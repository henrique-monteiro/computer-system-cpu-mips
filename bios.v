==> flow/design.v <==
module bios (clock, reset, enderecoProximaInstrucao, proximaInstrucao, biosFinalizada);
	input clock;
	input reset;
	input [15:0] enderecoProximaInstrucao;
	output [31:0] proximaInstrucao;
	output reg biosFinalizada;
	localparam tamanhoBios = 52;
	reg [31:0] instrucaoBIOS[tamanhoBios:0];
	assign proximaInstrucao = instrucaoBIOS [enderecoProximaInstrucao];
	integer start = 1;
	integer primeiraExecucaoBios = 1;	
	always@(posedge clock)
	begin
		if (reset)
		begin
			biosFinalizada = 0;
			primeiraExecucaoBios = 1;
		end
		else
		if (primeiraExecucaoBios) 
		begin
			if (enderecoProximaInstrucao >= tamanhoBios) 
			begin
				biosFinalizada = 1;
				primeiraExecucaoBios = 0;
			end
			else 
			begin
				biosFinalizada = 0;
				primeiraExecucaoBios = 1;
			end
		end	
		else 
		begin
			biosFinalizada = 1;
			primeiraExecucaoBios = 0;
		end
	end
	always@(posedge clock) begin
		if (start)
		begin				
			instrucaoBIOS[0] <= { 6'd26, 16'd1, 10'd0 };
			instrucaoBIOS[1] <= { 6'd18, 5'd1, 16'd5, 5'd0 };
			instrucaoBIOS[2] <= { 6'd17, 5'd1, 16'd7, 5'd0 };
			instrucaoBIOS[3] <= { 6'd18, 5'd1, 16'd0, 5'd0 };
			instrucaoBIOS[4] <= { 6'd17, 5'd1, 16'd2, 5'd0 };
			instrucaoBIOS[5] <= { 6'd18, 5'd1, 16'd100, 5'd0 };
			instrucaoBIOS[6] <= { 6'd17, 5'd1, 16'd3, 5'd0 };
			instrucaoBIOS[7] <= { 6'd18, 5'd1, 16'd0, 5'd0 };
			instrucaoBIOS[8] <= { 6'd17, 5'd1, 16'd4, 5'd0 };
			instrucaoBIOS[9] <= { 6'd18, 5'd1, 16'd310, 5'd0 }; 
			instrucaoBIOS[10] <= { 6'd17, 5'd1, 16'd5, 5'd0 };
			instrucaoBIOS[11] <= { 6'd18, 5'd1, 16'd0, 5'd0 };
			instrucaoBIOS[12] <= { 6'd17, 5'd1, 16'd0, 5'd0 };
			instrucaoBIOS[13] <= { 6'd30, 5'd10, 21'd0 };
			instrucaoBIOS[14] <= { 6'd17, 5'd10, 16'd6, 5'd0 };
			instrucaoBIOS[15] <= { 6'd16, 5'd1, 16'd7, 5'd0 };
			instrucaoBIOS[16] <= { 6'd16, 5'd2, 16'd6, 5'd0 };
			instrucaoBIOS[17] <= { 6'd0, 5'd11, 5'd1, 5'd2, 11'd0 };
			instrucaoBIOS[18] <= { 6'd17, 5'd11, 16'd7, 5'd0 };
			instrucaoBIOS[19] <= { 6'd16, 5'd1, 16'd2, 5'd0 };
			instrucaoBIOS[20] <= { 6'd16, 5'd2, 16'd5, 5'd0 };
			instrucaoBIOS[21] <= { 6'd6, 5'd12, 5'd1, 5'd2, 11'd0 };
			instrucaoBIOS[22] <= { 6'd22, 5'd12, 5'd0, 16'd40 };
			instrucaoBIOS[23] <= { 6'd16, 5'd1, 16'd0, 5'd0 };
			instrucaoBIOS[24] <= { 6'd16, 5'd2, 16'd3, 5'd0 };
			instrucaoBIOS[25] <= { 6'd16, 5'd3, 16'd4, 5'd0 };
			instrucaoBIOS[26] <= { 6'd32, 5'd1, 5'd2, 5'd3, 11'd0 };
			instrucaoBIOS[27] <= { 6'd16, 5'd1, 16'd3, 5'd0 };
			instrucaoBIOS[28] <= { 6'd18, 5'd2, 16'd1, 5'd0 };
			instrucaoBIOS[29] <= { 6'd0, 5'd13, 5'd1, 5'd2, 11'd0 };
			instrucaoBIOS[30] <= { 6'd17, 5'd13, 16'd3, 5'd0 };
			instrucaoBIOS[31] <= { 6'd16, 5'd1, 16'd4, 5'd0 };
			instrucaoBIOS[32] <= { 6'd18, 5'd2, 16'd1, 5'd0 };
			instrucaoBIOS[33] <= { 6'd0, 5'd14, 5'd1, 5'd2, 11'd0 };
			instrucaoBIOS[34] <= { 6'd17, 5'd14, 16'd4, 5'd0 };
			instrucaoBIOS[35] <= { 6'd16, 5'd1, 16'd2, 5'd0 };
			instrucaoBIOS[36] <= { 6'd18, 5'd2, 16'd1, 5'd0 };
			instrucaoBIOS[37] <= { 6'd0, 5'd15, 5'd1, 5'd2, 11'd0 };
			instrucaoBIOS[38] <= { 6'd17, 5'd15, 16'd2, 5'd0 };
			instrucaoBIOS[39] <= { 6'd26, 16'd19, 10'd0 };
			instrucaoBIOS[40] <= { 6'd16, 5'd1, 16'd6, 5'd0 };
			instrucaoBIOS[41] <= { 6'd31, 5'd1, 21'd0 };
			instrucaoBIOS[42] <= { 6'd16, 5'd1, 16'd7, 5'd0 };
			instrucaoBIOS[43] <= { 6'd18, 5'd2, 16'd15, 5'd0 };
			instrucaoBIOS[44] <= { 6'd11, 5'd16, 5'd1, 5'd2, 11'd0 };
			instrucaoBIOS[45] <= { 6'd22, 5'd16, 5'd0, 16'd50 };
			instrucaoBIOS[46] <= { 6'd18, 5'd1, 16'd0, 5'd0 };
			instrucaoBIOS[47] <= { 6'd31, 5'd1, 21'd0 };
			instrucaoBIOS[48] <= { 6'd35, 26'd0 };
			instrucaoBIOS[49] <= { 6'd26, 16'd52, 10'd0 };
			instrucaoBIOS[50] <= { 6'd16, 5'd1, 16'd7, 5'd0 };
			instrucaoBIOS[51] <= { 6'd31, 5'd1, 21'd0 };
			instrucaoBIOS[52] <= { 6'd29, 26'd0 };
			start <= 0;
		end		
	end
endmodule
* Tool chain data of bios *
Tool output for the design above, in the order of the flow.
Line numbers count from 1 in the design file above.
Operators: Yosys type, input widths -> output width; for muxes data width and select width s.
The mark - stands for no value.

inputs
  top = bios
  clock input = clock
  library = sky130hd
  library corner = tt_025C_1v80

* After elaboration *
Source: Yosys, flattened and elaborated. Widths are those after wreduce. Registers that Yosys merges into a memory's read port (data or address) are not register bits. Print and check cells do not count. Equal cells are merged and count once.

word-level totals
  elaborated cells = 70
  register bits after elaboration = 33

cells by class
  reductions and logical operators = 8
  multiplexer cells = 5
  eq/ne operators = 52
  bitwise logic cells = 1
  $lt $le $gt $ge = 1

operators by type and width
  kind                 number
  $pmux 32 s43         1
  $eq 6x6->1 const B   21
  $eq 6x5->1 const B   16
  $eq 6x4->1 const B   8
  $reduce_bool 32->1   1
  $eq 6x3->1 const B   4
  $ge 16x6->1 const B  1
  $eq 6x2->1 const B   2
  $reduce_or 3->1      3
  $eq 6x1->1 const B   1
  $logic_not 6->1      1
  $reduce_or 2->1      2
  $reduce_or 4->1      1
  $mux 1               4
  $not 1->1            1

* Depth *
Depth = most cells in a row (Yosys ltp): at word level without a register or memory, in the mapped netlist without a sequential cell, where the memories' decode and read muxes count.

depth
  depth after elaboration = 3
  ABC_AREA = 0
  gate-level depth with buffers = 7
  mapped depth without buffers = 4

* After synthesis *
The flow's flattened synthesis, as Yosys stat reports it; memories are mapped. The netlist is that of the ABC_AREA named above (0 if unset); the other value can give another one.
Totals and module areas in this step are rounded.

cell types
  cell                       number  area in all (µm²)
  sky130_fd_sc_hd__a21oi_1   19      95.091
  sky130_fd_sc_hd__buf_6     8       90.086
  sky130_fd_sc_hd__buf_4     11      82.579
  sky130_fd_sc_hd__nand2_1   20      75.072
  sky130_fd_sc_hd__nor3_1    12      60.058
  sky130_fd_sc_hd__buf_2     9       45.043
  sky130_fd_sc_hd__nor2_1    12      45.043
  sky130_fd_sc_hd__o21ai_0   9       45.043
  sky130_fd_sc_hd__nand2b_1  7       43.792
  sky130_fd_sc_hd__nor2b_1   7       43.792
  sky130_fd_sc_hd__dfxtp_1   2       40.038
  sky130_fd_sc_hd__o22ai_1   6       37.536
  sky130_fd_sc_hd__a22o_1    4       35.034
  sky130_fd_sc_hd__a221oi_2  2       30.029
  sky130_fd_sc_hd__mux2i_1   3       30.029
  sky130_fd_sc_hd__a31oi_1   4       25.024
  sky130_fd_sc_hd__nor4_1    4       25.024
  sky130_fd_sc_hd__o22ai_2   2       25.024

Not listed: further types 41, cells in them 55.

mapped netlist
  mapped cells = 196
  sequential part of the area = 40.0 µm²
  chip area (Yosys) = 1280 µm²
  buffers = 30
  mapped flip-flops = 2

* Worst setup path after synthesis *
Source: OpenSTA report_checks on the synthesized netlist (no wires, ideal clock, input and output delay 20% of the period each), path of least setup slack; recovery checks are left aside. Register names are those of the netlist, which keeps one name where synthesis merged equal registers.

timing path post-synthesis
  path type = input port to output port
  from = in enderecoProximaInstrucao[4]
  to = out proximaInstrucao[13]
  launch time at the first pin = 0.360 ns
  stages = 5
  external input delay = 0.360 ns
  data required time = 1.440 ns
  data arrival time = 1.523 ns
  path delay = 1.163 ns
  external output delay = 0.360 ns
  setup slack = -0.083 ns
  clock period = 1.8 ns
  synthesis period reached = 1.883 ns

"path delay" is the arrival time less input delay plus setup time.
At an output port there is no setup time.
"stages" counts driving pins, that of a launching flip-flop among them; a cell with two outputs on the path counts twice.
"synthesis period reached" = period - worst setup slack (recovery checks aside). The figure is calculated, with input and output delays left at 20% of the set period.
Between the ends stands the longest chain of elaborated cells between them, by number of cells; it is not shown to be the way that was timed. Of several equally long chains one is given.
A line is the first line of the expression or statement that the cell stems from. Yosys adds cells for indexed reads and writes and turns some case tables into memories.

on the way, post-synthesis
  cell sequence = sky130_fd_sc_hd__buf_6 -> sky130_fd_sc_hd__buf_2 -> sky130_fd_sc_hd__buf_2 -> sky130_fd_sc_hd__nor4_1 -> sky130_fd_sc_hd__buf_4
  cells in the longest elaborated chain = 3
  elaborated cells between the ends (all ways) = 59

ends and longest elaborated chain, post-synthesis
  what             RTL line  source
  start, declared  4         input [15:0] enderecoProximaInstrucao;
  $eq 6x6->1       9         assign proximaInstrucao = instrucaoBIOS [enderecoProximaInstrucao];
  $reduce_or 3->1  -
  $pmux 32 s43     9
  end, declared    5         output [31:0] proximaInstrucao;

Some nets on the timed path still bear RTL names; the line given drives or declares the net.

nets with RTL names, path post-synthesis
  net                  RTL line
  proximaInstrucao[9]  9

* Path in the finished layout *
From the final timing report of run B: the path of least setup slack in the routed layout; clock arrival at registers is part of the times.

timing path post-layout
  path type = input port to output port
  from = in enderecoProximaInstrucao[2]
  to = out proximaInstrucao[30]
  setup slack = -0.01 ns
  data required time = 1.66 ns
  clock period = 2.07 ns
  data arrival time = 1.67 ns
  external output delay = 0.41 ns
  launch time at the first pin = 0.41 ns
  stages = 8
  external input delay = 0.41 ns

Between the ends stands the longest chain of elaborated cells between them, by number of cells; it is not shown to be the way that was timed. Of several equally long chains one is given.

on the way, post-layout
  cell sequence = sky130_fd_sc_hd__buf_8 -> sky130_fd_sc_hd__buf_8 -> sky130_fd_sc_hd__buf_4 -> sky130_fd_sc_hd__nor2b_4 -> sky130_fd_sc_hd__mux2i_1 -> sky130_fd_sc_hd__o32ai_1 -> sky130_fd_sc_hd__a22oi_1 -> sky130_fd_sc_hd__dlygate4sd2_1
  cells in the longest elaborated chain = 3
  elaborated cells between the ends (all ways) = 59

ends and longest elaborated chain, post-layout
  what             RTL line  source
  start, declared  4         input [15:0] enderecoProximaInstrucao;
  $eq 6x6->1       9         assign proximaInstrucao = instrucaoBIOS [enderecoProximaInstrucao];
  $reduce_or 3->1  -
  $pmux 32 s43     9
  end, declared    5         output [31:0] proximaInstrucao;

bios through Yosys and OpenROAD on sky130hd: 2 stored runs, unordered, with their settings and measured results. The constraints put input and output delay at 20% of the set period each and load the outputs with 0.01 pF.
"achieved clock period" is the run's clock period less its worst setup slack. It is reckoned from that one timing run; input and output delays stay at 20% of the period that was set.
"worst setup path time" = time allowed to the worst setup path (clock period - input delay - output delay, where it has them) - its slack; a late launch clock adds to it, a late capture clock takes from it.
By "power" is meant OpenSTA's value without simulated activity: inputs other than the clock are taken to toggle once in ten clock periods, and the tool carries that through the logic.
Values from the reports are rounded here.

Run A
==> flow/run.sh <==
#!/bin/bash
# the make line also repeats the synthesis and layout settings of config.mk as NAME=value (left out here)
make -C /OpenROAD-flow-scripts/flow DESIGN_CONFIG=/design/flow/config.mk WORK_HOME=/design/flow/orfs CLKGATE_MAP_FILE= finish
==> flow/config.mk <==
export PLATFORM = sky130hd
export DESIGN_NAME = bios
export DESIGN_NICKNAME = bios
export VERILOG_FILES = /design/flow/design.v
export SDC_FILE = /design/flow/constraint.sdc
export NUM_CORES = 4
export LEC_CHECK = 0
export CAP_MARGIN = 20
export CORE_MARGIN = 2
export CORE_UTILIZATION = 40
export SLEW_MARGIN = 20
==> flow/constraint.sdc <==
create_clock -name core_clock -period 1.41 [get_ports {clock}]
set_input_delay 0.2820 -clock core_clock [delete_from_list [all_inputs] [get_ports {clock}]]
set_output_delay 0.2820 -clock core_clock [all_outputs]
set_load 0.01 [all_outputs]

==> results of run A <==
did not finish, routing stopped with DPL-0038

Run B
==> flow/run.sh <==
#!/bin/bash
# the make line also repeats the synthesis and layout settings of config.mk as NAME=value (left out here)
make -C /OpenROAD-flow-scripts/flow DESIGN_CONFIG=/design/flow/config.mk WORK_HOME=/design/flow/orfs CLKGATE_MAP_FILE= finish
==> flow/config.mk <==
export PLATFORM = sky130hd
export DESIGN_NAME = bios
export DESIGN_NICKNAME = bios
export VERILOG_FILES = /design/flow/design.v
export SDC_FILE = /design/flow/constraint.sdc
export NUM_CORES = 4
export LEC_CHECK = 0
export ABC_AREA = 0
export CAP_MARGIN = 20
export CORE_ASPECT_RATIO = 1.43
export CORE_MARGIN = 2
export CORE_UTILIZATION = 45
export CTS_CLUSTER_SIZE = 19
export GPL_ROUTABILITY_DRIVEN = 0
export GPL_TIMING_DRIVEN = 0
export PLACE_DENSITY_LB_ADDON = 0.13
export SLEW_MARGIN = 20
==> flow/constraint.sdc <==
create_clock -name core_clock -period 2.07 [get_ports {clock}]
set_input_delay 0.4140 -clock core_clock [delete_from_list [all_inputs] [get_ports {clock}]]
set_output_delay 0.4140 -clock core_clock [all_outputs]
set_load 0.01 [all_outputs]

==> results of run B <==
chip area after synthesis (Yosys): 1280 µm²
die area: 3300 µm²
standard-cell area of the final layout: 2120 µm²
utilization: 76.7%
worst setup slack after layout: -0.014 ns
total negative slack: -0.015 ns
worst hold slack: 0.715 ns
power: 0.653 mW
achieved clock period: 2.084 ns
worst setup path time: 1.26 ns
worst setup path kind: input port to output port
